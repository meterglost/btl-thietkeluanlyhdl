==> flow/design.v <==
module check_move(
	input [1:0] turn,
	input [1:0] state,
	input [17:0] curr_move,
	input [17:0] next_move,
	output reg valid_move
);
parameter 	A = 2'b01,		 
			B = 2'b10;		 
parameter 	PLAY = 2'b00,	 
			Awin = 2'b01,	 
			Bwin = 2'b10,	 
			DRAW = 2'b11;	 
integer tempA, tempB, i, j;
reg check_st, check_mr, check_rm, check_wm, check_wt;
always @(*)
begin
	tempA = 0;
	tempB = 0;
	for (i = 0; i < 9; i = i + 1)
	begin
		tempA = tempA + (next_move[i] ^ curr_move[i]);
	end
	for (j = 9; j < 18; j = j + 1)
	begin
		tempB = tempB + (next_move[j] ^ curr_move[j]);
	end
	check_st = state != PLAY;
	check_mr = (tempA + tempB) != 1;
	check_rm = curr_move > next_move;
	check_wm = (next_move[17:9] & next_move[8:0]) != 0;
	check_wt = ((tempA == 1) && (turn != A)) || ((tempB == 1) && (turn != B));
	if (state != PLAY)
		valid_move = 1'b0;
	else
	if ((tempA + tempB) != 1)  
		valid_move = 1'b0;
	else
	if (curr_move > next_move)  
		valid_move = 1'b0;
	else
	if ((next_move[17:9] & next_move[8:0]) != 0)  
		valid_move = 1'b0;
	else
	if (((tempA == 1) && (turn != A)) || ((tempB == 1) && (turn != B)))  
		valid_move = 1'b0;
	else
		valid_move = 1'b1;
end
endmodule
module check_state (
	input [17:0] move,
	input [1:0] state,
	output reg [1:0] next_state
);
parameter 	A = 2'b01,		 
			B = 2'b10;		 
parameter 	PLAY = 2'b00,	 
			Awin = 2'b01,	 
			Bwin = 2'b10,	 
			DRAW = 2'b11;	 
always @(*)
begin
	if (
			(move[0] && move[1] && move[2]) ||
			(move[3] && move[4] && move[5]) ||
			(move[6] && move[7] && move[8]) ||
			(move[0] && move[3] && move[6]) ||
			(move[1] && move[4] && move[7]) ||
			(move[2] && move[5] && move[8]) ||
			(move[0] && move[4] && move[8]) ||
			(move[2] && move[4] && move[6])
		)
			next_state = Awin;
	else
	if (
			(move[09] && move[10] && move[11]) ||
			(move[12] && move[13] && move[14]) ||
			(move[15] && move[16] && move[17]) ||
			(move[09] && move[12] && move[15]) ||
			(move[10] && move[13] && move[16]) ||
			(move[11] && move[14] && move[17]) ||
			(move[09] && move[13] && move[17]) ||
			(move[11] && move[13] && move[15])
		)
			next_state = Bwin;
	else
	if (move == (-18'd1))
			next_state = DRAW;
	else
			next_state = PLAY;
end
endmodule
module tic_tac_toe (
	input [8:0] A_move, B_move,
	input OK_btn, reset,
	output [8:0] A_state, B_state,
	output [8*20:0] result
);
parameter 	A = 2'b01,		 
			B = 2'b10;		 
parameter 	PLAY = 2'b00,	 
			Awin = 2'b01,	 
			Bwin = 2'b10,	 
			DRAW = 2'b11;	 
wire 	[17:0] curr_move;
reg 	[17:0] temp_move;
wire 	[17:0] next_move = {B_move, A_move};
wire 	[1:0] curr_state;
reg 	[1:0] temp_state;
wire 	[1:0] next_state;
wire 	[1:0] curr_turn;
reg 	[1:0] temp_turn;
wire valid_move;
initial
begin
	temp_move = 18'd0;
	temp_state = PLAY;
	temp_turn = A;
end
check_move SM1 (
	.turn(temp_turn),
	.state(temp_state),
	.curr_move(temp_move),
	.next_move(next_move),
	.valid_move(valid_move)
);
check_state SM2 (
	.move(next_move),
	.state(temp_state),
	.next_state(next_state)
);
update SM3 (
	.OK_button(OK_btn),
	.reset(reset),
	.valid_move(valid_move),
	.next_move(next_move),
	.curr_move(curr_move),
	.state(temp_state),
	.next_state(next_state),
	.curr_state(curr_state),
	.next_turn(temp_turn),
	.curr_turn(curr_turn)
);
always @(curr_move)		temp_move <= curr_move;
always @(curr_turn)		temp_turn <= curr_turn;
always @(curr_state)	temp_state <= curr_state;
assign A_state = temp_move[8:0];
assign B_state = temp_move[17:9];
assign result = 	(temp_state == Awin) ? "A win" :
					(temp_state == Bwin) ? "B win" :
					(temp_state == DRAW) ? "draw" :
					(temp_turn == A) ? "A's turn" : "B's turn";
endmodule
module update (
	input OK_button, reset,
	input valid_move,
	input [17:0] next_move,
	output reg [17:0] curr_move,
	input [1:0] state,
	input [1:0] next_state,
	output reg [1:0] curr_state,
	input [1:0] next_turn,
	output reg [1:0] curr_turn
);
parameter 	A = 2'b01,		 
			B = 2'b10;		 
parameter 	PLAY = 2'b00,	 
			Awin = 2'b01,	 
			Bwin = 2'b10,	 
			DRAW = 2'b11;	 
always @(posedge OK_button or posedge reset)
begin
	if (reset)
	begin
		curr_move <= 18'd0;
		curr_state <= DRAW;
		curr_turn <= A;
	end
	else
	if (state != PLAY)
	begin
		curr_move <= 18'd0;
		curr_state <= PLAY;
		curr_turn <= A;
	end
	else
	if (valid_move)
	begin
		curr_move <= next_move;
		curr_state <= next_state;
		curr_turn <= (A^B)^next_turn;
	end
end
endmodule
# ---- Tool chain data of tic_tac_toe
# Tool output for the design above, in the order of the flow.
# Line numbers count from 1 in the design file above.
# Operators carry their Yosys type and port widths (W data, S select, Z words).
# Library cell names are shortened.
# A cell with - has no value.
dict set report inputs {
  design {tic_tac_toe}
  clk_port {OK_btn}
  cell_library {sky130hd}
  lib_corner {tt_025C_1v80}
}

# ---- After elaboration
# Source: Yosys, flattened and elaborated, memories not mapped. Widths are those after wreduce. Registers that Yosys merges into a memory's read port (data or address) are not register bits. Print and check cells do not count. Equal cells are merged and count once.
dict set report bits {
  reg_bits 22
  latch_bits 0
  ramBits 0
  rom_bits 0
  clocked_rd_ports_x_width 0
  memories 0
  in_bits 20
  out_inout_bits 179
  elab_cells 121
}
dict set report op_classes {
  n_addsub 17
  n_mul 0
  div_mod_pow 0
  n_cmp 1
  n_eq 10
  shifts 0
  muxes 18
  bitwise 20
  n_reduce_logical 52
}
# op count
set ops {}
lappend ops {{$add A32 B32 Y32} 17}
lappend ops {{$mux W63} 3}
lappend ops {{$eq A32 B2 Y1 const B} 2}
lappend ops {{$mux W58} 1}
lappend ops {{$mux W18} 2}
lappend ops {{$logic_and A1 B1 Y1} 34}
lappend ops {{$ne A32 B2 Y1 const B} 1}
lappend ops {{$reduce_bool A32 Y1} 1}
lappend ops {{$xor A1 B1 Y1} 18}
lappend ops {{$gt A18 B18 Y1} 1}
lappend ops {{$eq A18 B18 Y1 const B} 1}
lappend ops {{$logic_or A1 B1 Y1} 15}
lappend ops {{$mux W2} 7}
lappend ops {{$and A9 B9 Y9} 1}
lappend ops {{$mux W1} 5}
lappend ops {{$eq A2 B1 Y1 const B} 2}
lappend ops {{$eq A2 B2 Y1 const B} 2}
lappend ops {{$reduce_bool A2 Y1} 2}
lappend ops {{$ne A2 B1 Y1 const B} 1}
lappend ops {{$ne A2 B2 Y1 const B} 1}
lappend ops {{$not A2 Y2} 1}

# ---- Longest topological paths
# Depth = most cells in a row (Yosys ltp): at word level without a register or memory, in the mapped netlist without a sequential cell, where the memories' decode and read muxes count.
dict set report logic_depth {
  ltp_word 19
  abc_area 0
  mapped_depth 20
  mapped_depth_nobuf 19
}

# ---- Synthesis result
# Source: synth_stat.txt of the flow (Yosys; design flattened, memories mapped). It holds for the ABC_AREA given above (unset counts as 0); a run with the other value may have another netlist.
# Totals and module areas in this step are rounded.
dict set report synth_totals {
  cell_count 414
  yosys_area_um2 3468
  sequential_area_um2 554.3
  flip_flops 22
  buffers 158
}
# cell_type count area_total_um2
set types {}
lappend types {buf_4 151 1.13E+03}
lappend types {dfrtp_1 19 475.456}
lappend types {ha_1 32 400.384}
lappend types {fa_1 11 220.211}
lappend types {mux2i_1 20 200.192}
lappend types {inv_1 47 176.419}
lappend types {nand2_1 45 168.912}
lappend types {dfstp_2 3 78.826}
lappend types {a22oi_1 9 67.565}
lappend types {xnor2_2 2 32.531}
lappend types {a211oi_1 4 30.029}
lappend types {a21oi_1 6 30.029}
lappend types {nand3_1 5 25.024}
lappend types {nand4_1 4 25.024}
lappend types {o21ai_0 5 25.024}
lappend types {o22ai_1 4 25.024}
lappend types {buf_6 2 22.522}
lappend types {mux2_1 2 22.522}
# Not listed: further types 28, cells in them 43.
# By module: a second synthesis without flattening, with its own total; a netlist apart from the flattened one above.
dict set report hier_totals {
  cells_unflattened 389
  hier_area_um2 3417
}
# Each row is one instance without its submodules.
# module n_inst n_cells mod_area_um2 seq_area_um2
set by_module {}
lappend by_module {tic_tac_toe 1 167 1277 0.0}
lappend by_module {check_move 1 129 1065 0.0}
lappend by_module {update 1 75 950.9 554.3}
lappend by_module {check_state 1 18 123.9 0.0}

# ---- Timing after synthesis
# OpenSTA on the mapped netlist: ideal clock, no wires. The path of least setup slack (recovery checks aside). Input and output delay are each 20% of the period. Register names are those of the netlist, which keeps one name where synthesis merged equal registers.
dict set report synth_path {
  path_type {input port to flip-flop}
  start {in A_move[5]}
  end {reg SM3.curr_move[10]}
  tclk_ns 6.04
  in_delay_ns 1.208
  setup_ns 0.079
  launch_ns 1.208
  t_arrival_ns 5.822
  required_ns 5.961
  slack_ns 0.139
  delay_ns 4.693
  path_stages 18
  n_path_buf 1
  period_less_setup_slack_ns 5.901
}
# "delay_ns" is the arrival time less input delay plus setup time.
# "path_stages": output pins that drive a net of the path, with the launching flip-flop's if there is one; two outputs of one cell count as two.
# "period_less_setup_slack_ns" is the clock period less the worst setup slack; recovery checks do not enter. This is arithmetic on one report: input and output delays are still those of the set period (20% each).
# Between the ends stands the longest chain of elaborated cells between them, by number of cells; it is not shown to be the way that was timed. Of several equally long chains one is given.
# Each line given opens the expression or statement behind the cell; cells for indexed reads and writes are added by Yosys, which also makes memories of some case tables.
# A register here has more assigning lines than the two given.
dict set report synth_via {
  path_cell_list {inv_1 -> ha_1 -> inv_1 -> fa_1 -> inv_1 -> fa_1 -> fa_1 -> fa_1 -> fa_1 -> inv_1 -> fa_1 -> nor3b_1 -> nand2_1 -> a211oi_2 -> o211ai_2 -> nor3_4 -> buf_6 -> mux2i_1}
  elab_chain_len 15
  cells_between 21
  cone_classes {add/sub (5); compare (1); eq/ne (2); mux (7); logic (2); reduce/logical (4)}
}
# item line
set synth_lines {}
lappend synth_lines {{from (decl)} 95} ;# input [8:0] A_move, B_move,
lappend synth_lines {{$xor A1 B1 Y1} 22} ;# tempA = tempA + (next_move[i] ^ curr_move[i]);
lappend synth_lines {{$add A32 B32 Y32 (4 in a row)} 22}
lappend synth_lines {{$eq A32 B2 Y1} 45} ;# if (((tempA == 1) && (turn != A)) || ((tempB == 1) && (turn != B)))
lappend synth_lines {{$logic_and A1 B1 Y1} 45}
lappend synth_lines {{$logic_or A1 B1 Y1} 45}
lappend synth_lines {{$mux W1} 45}
lappend synth_lines {{$mux W1} 42} ;# if ((next_move[17:9] & next_move[8:0]) != 0)
lappend synth_lines {{$mux W1} 39} ;# if (curr_move > next_move)
lappend synth_lines {{$mux W1} 36} ;# if ((tempA + tempB) != 1)
lappend synth_lines {{$mux W1} 33} ;# if (state != PLAY)
lappend synth_lines {{$mux W18} 188} ;# if (valid_move)
lappend synth_lines {{$mux W18} 181} ;# if (state != PLAY)
lappend synth_lines {{to (assign)} 183} ;# curr_move <= 18'd0;
lappend synth_lines {{to (assign)} 190} ;# curr_move <= next_move;
lappend synth_lines {{to (decl)} 159} ;# output reg [17:0] curr_move,

# ---- Path in the finished layout
# Path of least setup slack in the final report of entry A (OpenROAD, finished layout, wires in). Where an end is a register, its clock arrival counts in the times.
dict set report layout_path {
  path_type {input port to flip-flop}
  start {in A_move[7]}
  end {reg SM3.curr_turn[0]}
  tclk_ns 4.98
  in_delay_ns 1.00
  setup_ns 0.07
  launch_ns 1.00
  t_arrival_ns 5.63
  required_ns 5.18
  slack_ns -0.46
  path_stages 20
  n_path_buf 4
}
# Between the ends stands the longest chain of elaborated cells between them, by number of cells; it is not shown to be the way that was timed. Of several equally long chains one is given.
# A register here has more assigning lines than the two given.
dict set report layout_via {
  path_cell_list {buf_12 -> inv_12 -> ha_4 -> inv_2 -> fa_1 -> inv_2 -> fa_1 -> fa_1 -> fa_2 -> fa_1 -> inv_2 -> buf_4 -> buf_4 -> ha_1 -> a21oi_2 -> mux2_2 -> o211ai_2 -> nor3_4 -> buf_6 -> mux2_1}
  elab_chain_len 13
  cells_between 19
  cone_classes {add/sub (3); compare (1); eq/ne (2); mux (7); logic (2); reduce/logical (4)}
}
# item line
set layout_lines {}
lappend layout_lines {{from (decl)} 95} ;# input [8:0] A_move, B_move,
lappend layout_lines {{$xor A1 B1 Y1} 22} ;# tempA = tempA + (next_move[i] ^ curr_move[i]);
lappend layout_lines {{$add A32 B32 Y32 (2 in a row)} 22}
lappend layout_lines {{$eq A32 B2 Y1} 45} ;# if (((tempA == 1) && (turn != A)) || ((tempB == 1) && (turn != B)))
lappend layout_lines {{$logic_and A1 B1 Y1} 45}
lappend layout_lines {{$logic_or A1 B1 Y1} 45}
lappend layout_lines {{$mux W1} 45}
lappend layout_lines {{$mux W1} 42} ;# if ((next_move[17:9] & next_move[8:0]) != 0)
lappend layout_lines {{$mux W1} 39} ;# if (curr_move > next_move)
lappend layout_lines {{$mux W1} 36} ;# if ((tempA + tempB) != 1)
lappend layout_lines {{$mux W1} 33} ;# if (state != PLAY)
lappend layout_lines {{$mux W2} 188} ;# if (valid_move)
lappend layout_lines {{$mux W2} 181} ;# if (state != PLAY)
lappend layout_lines {{to (assign)} 178} ;# curr_turn <= A;
lappend layout_lines {{to (assign)} 192} ;# curr_turn <= (A^B)^next_turn;
lappend layout_lines {{to (decl)} 164} ;# output reg [1:0] curr_turn

# Below are 2 stored runs of the flow (Yosys, OpenROAD; platform sky130hd) on tic_tac_toe, each with its settings and what was measured, unordered. Constraints: input delay and output delay 20% of the set period each, output load 0.01 pF.
# "timing.achieved_period_ns": clock period set for the run, less the worst setup slack. It is reckoned from that one timing run; input and output delays stay at 20% of the period that was set.
# By "timing.worst_path_ns" is meant the share of the clock period that the worst setup path is allowed (20% is reserved at inputs, 20% at outputs), minus its slack. Clock arrival times at its registers enter into it.
# Values from the reports are rounded here.
run="entry A" settings period_ns=4.98 CORE_UTILIZATION=69 SETUP_SLACK_MARGIN=-0.17 PLACE_DENSITY_LB_ADDON=0.23 HOLD_SLACK_MARGIN=-0.01 CORE_ASPECT_RATIO=1.1 CELL_PAD_IN_SITES_GLOBAL_PLACEMENT=0 TNS_END_PERCENT=30 ABC_AREA=0 CTS_CLUSTER_SIZE=18 CTS_CLUSTER_DIAMETER=386 CAP_MARGIN=5 MIN_ROUTING_LAYER="met1" CORE_MARGIN=2 SLEW_MARGIN=20
run="entry A" results finish.utilization_frac=0.833 layout_stdcell_area_um2=4108 hold_ws_ns=0.516 die_um2=5611 yosys_chip_area_um2=3468 worstSetupSlack_ns=-0.459 tns_setup_ns=-8.853 timing.achieved_period_ns=5.439 timing.worst_path_ns=4.44 critical_path_type="input port to flip-flop"
run="entry B" settings period_ns=7.78 CORE_UTILIZATION=23 PLACE_DENSITY=0.8 CORE_ASPECT_RATIO=1.55 CELL_PAD_IN_SITES_DETAIL_PLACEMENT=0 TNS_END_PERCENT=20 ABC_AREA=0 CTS_CLUSTER_DIAMETER=22 CAP_MARGIN=25 MAX_ROUTING_LAYER="met5" CORE_MARGIN=2 SLEW_MARGIN=20
run="entry B" results finish.utilization_frac=0.259 layout_stdcell_area_um2=3795 hold_ws_ns=0.536 die_um2=16100 yosys_chip_area_um2=3468 worstSetupSlack_ns=0.710 tns_setup_ns=0.000 timing.achieved_period_ns=7.070 timing.worst_path_ns=5.51 critical_path_type="input port to flip-flop"
